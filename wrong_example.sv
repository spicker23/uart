==> flow/design.v <==
module asynch_sender(
	input clk,
	input [7:0] data,
	input Start,
	output reg D
);
	parameter Idle = 3'b000;
	parameter StartBit = 3'b001;
	parameter DataBit = 3'b010;
	parameter StopBit = 3'b100;
	parameter Divider = 16'd5208;   
	reg [3:0] state, next_state;
	reg [3:0] bitCount;
	reg [15:0] tickCount;
	initial begin            
		state = Idle;
		next_state = Idle;
		bitCount = 4'b0000;
		tickCount = 0;
	end
	always @(posedge clk)
	begin
		state = next_state;
		case (state)
			Idle:
				begin
					D = 1'b1;
					if (Start == 1'b1)
						begin
							next_state = StartBit;
						end
						else begin
							next_state = state;
						end
				end
			StartBit:
				begin
					D = 1'b0;
					tickCount = tickCount + 1;
					if (tickCount == Divider)
					begin
						next_state = DataBit;
						tickCount = 0;
					end
					else next_state = state;
				end
			DataBit:
				begin
					tickCount = tickCount + 1;
					if (tickCount == Divider)
					begin
						tickCount = 0;
						bitCount = bitCount + 1;
						if (bitCount == 4'b1000)
							begin
								next_state = StopBit;
								bitCount = 4'b0000;
							end
					end
					else begin
						D = data[bitCount];
					end
				end
			StopBit:
				begin
					D = 1'b1;
					tickCount = tickCount + 1;
					if (tickCount == Divider)
					begin
						next_state = Idle;
						tickCount = 0;
					end else next_state = state;
				end
			default: next_state = Idle;
		endcase;
end
endmodule
==> Step by step through the tools: asynch_sender <==
Tool output for the design above, in the order of the flow.
Lines are those of the file above, counted from 1.
Operators carry their Yosys type and port widths (W data, S select, Z words).
Cell names lack the library's common part.
{ "setup": {"design": "asynch_sender", "clock": "clk", "lib": "sky130hd", "corner": "tt_025C_1v80"} }

==> Word-level counts <==
Source: Yosys, flattened and elaborated, memories not mapped. Widths are those after wreduce. Registers that Yosys merges into a memory's read port (data or address) are not register bits. Print and check cells do not count.
{ "bits": {"ff_bits": 25, "output_inout_bits": 1, "wordCells": 36} }
{ "classes": {"add_sub_neg": 2, "n_eq": 11, "shifts": 1, "muxes": 10, "n_reduce_logical": 8} }
{ "op_table": {"columns": ["cell", "n"], "rows": [
  ["$mux W16", 2],
  ["$mux W4", 5],
  ["$add A16 B1 Y16 const B", 1],
  ["$eq A16 B13 Y1 const B", 1],
  ["$pmux W4 S4", 1],
  ["$ne A2 B2 Y1 const B", 6],
  ["$shiftx A8 B4 Y1", 1],
  ["$reduce_bool A3 Y1", 2],
  ["$reduce_and A5 Y1", 1],
  ["$reduce_and A2 Y1", 2],
  ["$add A4 B1 Y4 const B", 1],
  ["$eq A4 B1 Y1 const B", 1],
  ["$eq A4 B2 Y1 const B", 1],
  ["$eq A4 B3 Y1 const B", 1],
  ["$eq A4 B4 Y1 const B", 1],
  ["$logic_not A4 Y1", 1],
  ["$reduce_or A3 Y1", 1],
  ["$pmux W1 S3", 1],
  ["$reduce_or A2 Y1", 1],
  ["$mux W1", 1]
]} }

==> Logic depth <==
Depth = most cells in a row (Yosys ltp): at word level without a register or memory, in the mapped netlist without a sequential cell, where the memories' decode and read muxes count.
{ "logic_depth": {"ltp_word": 5, "abc_area": 0, "ltp_mapped": 7, "mapped_depth_nobuf": 7} }

==> Mapped cells and area <==
Source: synth_stat.txt of the flow (Yosys; design flattened, memories mapped). It holds for the ABC_AREA given above (unset counts as 0); a run with the other value may have another netlist.
The area totals of this step are shown rounded.
{ "synth_totals": {"cell_count": 135, "yosys_area_um2": 1470, "seqArea_um2": 721, "flip_flops": 24} }
{ "types": {"columns": ["type", "n", "type_area_um2"], "rows": [
  ["edfxtp_1", 24, 720.691],
  ["xor2_1", 10, 87.584],
  ["xnor2_1", 8, 70.067],
  ["nor2_1", 13, 48.797],
  ["mux4_2", 2, 45.043],
  ["ha_1", 3, 37.536],
  ["nand3_1", 7, 35.034],
  ["nand2_1", 9, 33.782],
  ["nand4_1", 5, 31.28],
  ["a21oi_1", 6, 30.029],
  ["and3_1", 4, 25.024],
  ["nand2b_1", 4, 25.024],
  ["nor3b_1", 3, 22.522],
  ["mux2i_1", 2, 20.019],
  ["nor3_1", 4, 20.019],
  ["nor4_1", 3, 18.768],
  ["a211oi_1", 2, 15.014],
  ["buf_2", 3, 15.014]
]} }
Other cell types: 18; their cells: 23.

==> Timing after synthesis <==
OpenSTA on the mapped netlist: ideal clock, no wires. The path of least setup slack (recovery checks aside). Input and output delay are each 20% of the period. Register names are those of the netlist, which keeps one name where synthesis merged equal registers.
{ "synth_path": {"kind": "reg2reg", "from": "reg tickCount[0]", "to": "reg next_state[0]", "tclk_ns": 2.21, "setup_ns": 0.328, "t_first_pin_ns": 0.000, "arrival_time_ns": 1.972, "required_ns": 1.882, "setup_slack_ns": -0.090, "path_delay_ns": 2.300, "path_stages": 8, "period_less_setup_slack_ns": 2.3} }
"path_delay_ns" is the arrival time less input delay plus setup time.
"path_stages": output pins that drive a net of the path, with the launching flip-flop's if there is one; two outputs of one cell count as two.
"period_less_setup_slack_ns" = period - worst setup slack (recovery checks aside). The figure is calculated, with input and output delays left at 20% of the set period.
Between the ends stands the longest chain of elaborated cells between them, by number of cells; it is not shown to be the way that was timed. Of several equally long chains one is given.
Each line given opens the expression or statement behind the cell; cells for indexed reads and writes are added by Yosys, which also makes memories of some case tables.
A register here has more assigning lines than the two given.
The path ends at the enable pin of a flip-flop; only ways to that pin are counted.
{ "synth_via": {"path_cell_list": "edfxtp_1 ha_1 nand2_1 nand3_1 o32ai_1 a21oi_1 or4_4 a21oi_1", "elab_chain_len": 4, "cone_cells": 6} }
{ "synth_lines": {"columns": ["item", "line", "text"], "rows": [
  ["from (decl)", 14, "reg [15:0] tickCount;"],
  ["from (assign)", 39, "tickCount = tickCount + 1;"],
  ["from (assign)", 49, "tickCount = tickCount + 1;"],
  ["$add A16 B1 Y16", 67, "tickCount = tickCount + 1;"],
  ["$eq A16 B13 Y1", 68, "if (tickCount == Divider)"],
  ["$ne A2 B2 Y1", null, null],
  ["$reduce_and A5 Y1", null, null],
  ["to (assign)", 70, "next_state = Idle;"],
  ["to (assign)", 72, "end else next_state = state;"],
  ["to (decl)", 12, "reg [3:0] state, next_state;"]
]} }

==> Worst path after layout <==
Path of least setup slack in the final report of flow run B (OpenROAD, finished layout, wires in). Where an end is a register, its clock arrival counts in the times.
{ "layout_path": {"kind": "reg2reg", "from": "reg tickCount[0]", "to": "reg next_state[2]", "tclk_ns": 2.7, "setup_ns": 0.30, "t_first_pin_ns": 0.26, "arrival_time_ns": 2.38, "required_ns": 2.67, "setup_slack_ns": 0.28, "path_stages": 8} }
Between the ends stands the longest chain of elaborated cells between them, by number of cells; it is not shown to be the way that was timed. Of several equally long chains one is given.
A register here has more assigning lines than the two given.
The path ends at the enable pin of a flip-flop; only ways to that pin are counted.
{ "layout_via": {"path_cell_list": "edfxtp_1 ha_1 nand2_1 nand3_1 o32ai_1 a21oi_1 or4_4 a21oi_2", "elab_chain_len": 4, "cone_cells": 6} }
{ "layout_lines": {"columns": ["item", "line", "text"], "rows": [
  ["from (decl)", 14, "reg [15:0] tickCount;"],
  ["from (assign)", 39, "tickCount = tickCount + 1;"],
  ["from (assign)", 49, "tickCount = tickCount + 1;"],
  ["$add A16 B1 Y16", 67, "tickCount = tickCount + 1;"],
  ["$eq A16 B13 Y1", 68, "if (tickCount == Divider)"],
  ["$ne A2 B2 Y1", null, null],
  ["$reduce_and A5 Y1", null, null],
  ["to (assign)", 70, "next_state = Idle;"],
  ["to (assign)", 72, "end else next_state = state;"],
  ["to (decl)", 12, "reg [3:0] state, next_state;"]
]} }

Appendix: measured runs

Flow measurements of asynch_sender on sky130hd: 2 stored runs with different settings, listed in no order. Input and output delays are each 20% of the period that was set; the output load is 0.01 pF.
"clock period achieved" is the run's clock period less its worst setup slack. It is reckoned from that one timing run; input and output delays stay at 20% of the period that was set.
"worst setup path time": the worst setup path's part of the clock period (all of it between registers, 20% less for each end at a port) less its slack. A launch clock that arrives late makes it longer, a capture clock that arrives late makes it shorter.
"total power of the final layout" is the tool's figure for a default switching activity; nothing was simulated.
The results are shown rounded.

==> flow run A: settings <==
{ "period_ns": 1.53, "CORE_UTILIZATION": 53, "PLACE_DENSITY_LB_ADDON": 0.01, "CORE_MARGIN": 8, "CELL_PAD_IN_SITES_GLOBAL_PLACEMENT": 0, "CELL_PAD_IN_SITES_DETAIL_PLACEMENT": 1, "TNS_END_PERCENT": 20, "GPL_ROUTABILITY_DRIVEN": 1, "CAP_MARGIN": 20, "SLEW_MARGIN": 20 }
==> flow run A: results <==
unfinished; error DPL-0033 in clock tree synthesis

==> flow run B: settings <==
{ "period_ns": 2.7, "CAP_MARGIN": 20, "CORE_MARGIN": 2, "CORE_UTILIZATION": 40, "SLEW_MARGIN": 20 }
==> flow run B: results <==
chip area in the Yosys report: 1470 µm²
die outline area: 4190 µm²
standard-cell area after routing: 1690 µm²
utilization after routing: 46.8%
setup slack of the critical path: 0.284 ns
sum of negative setup slack: 0.000 ns
worst hold slack in the final report: 0.642 ns
total power of the final layout: 1.78 mW
clock period achieved: 2.416 ns
worst setup path time: 2.42 ns
critical path type: reg2reg
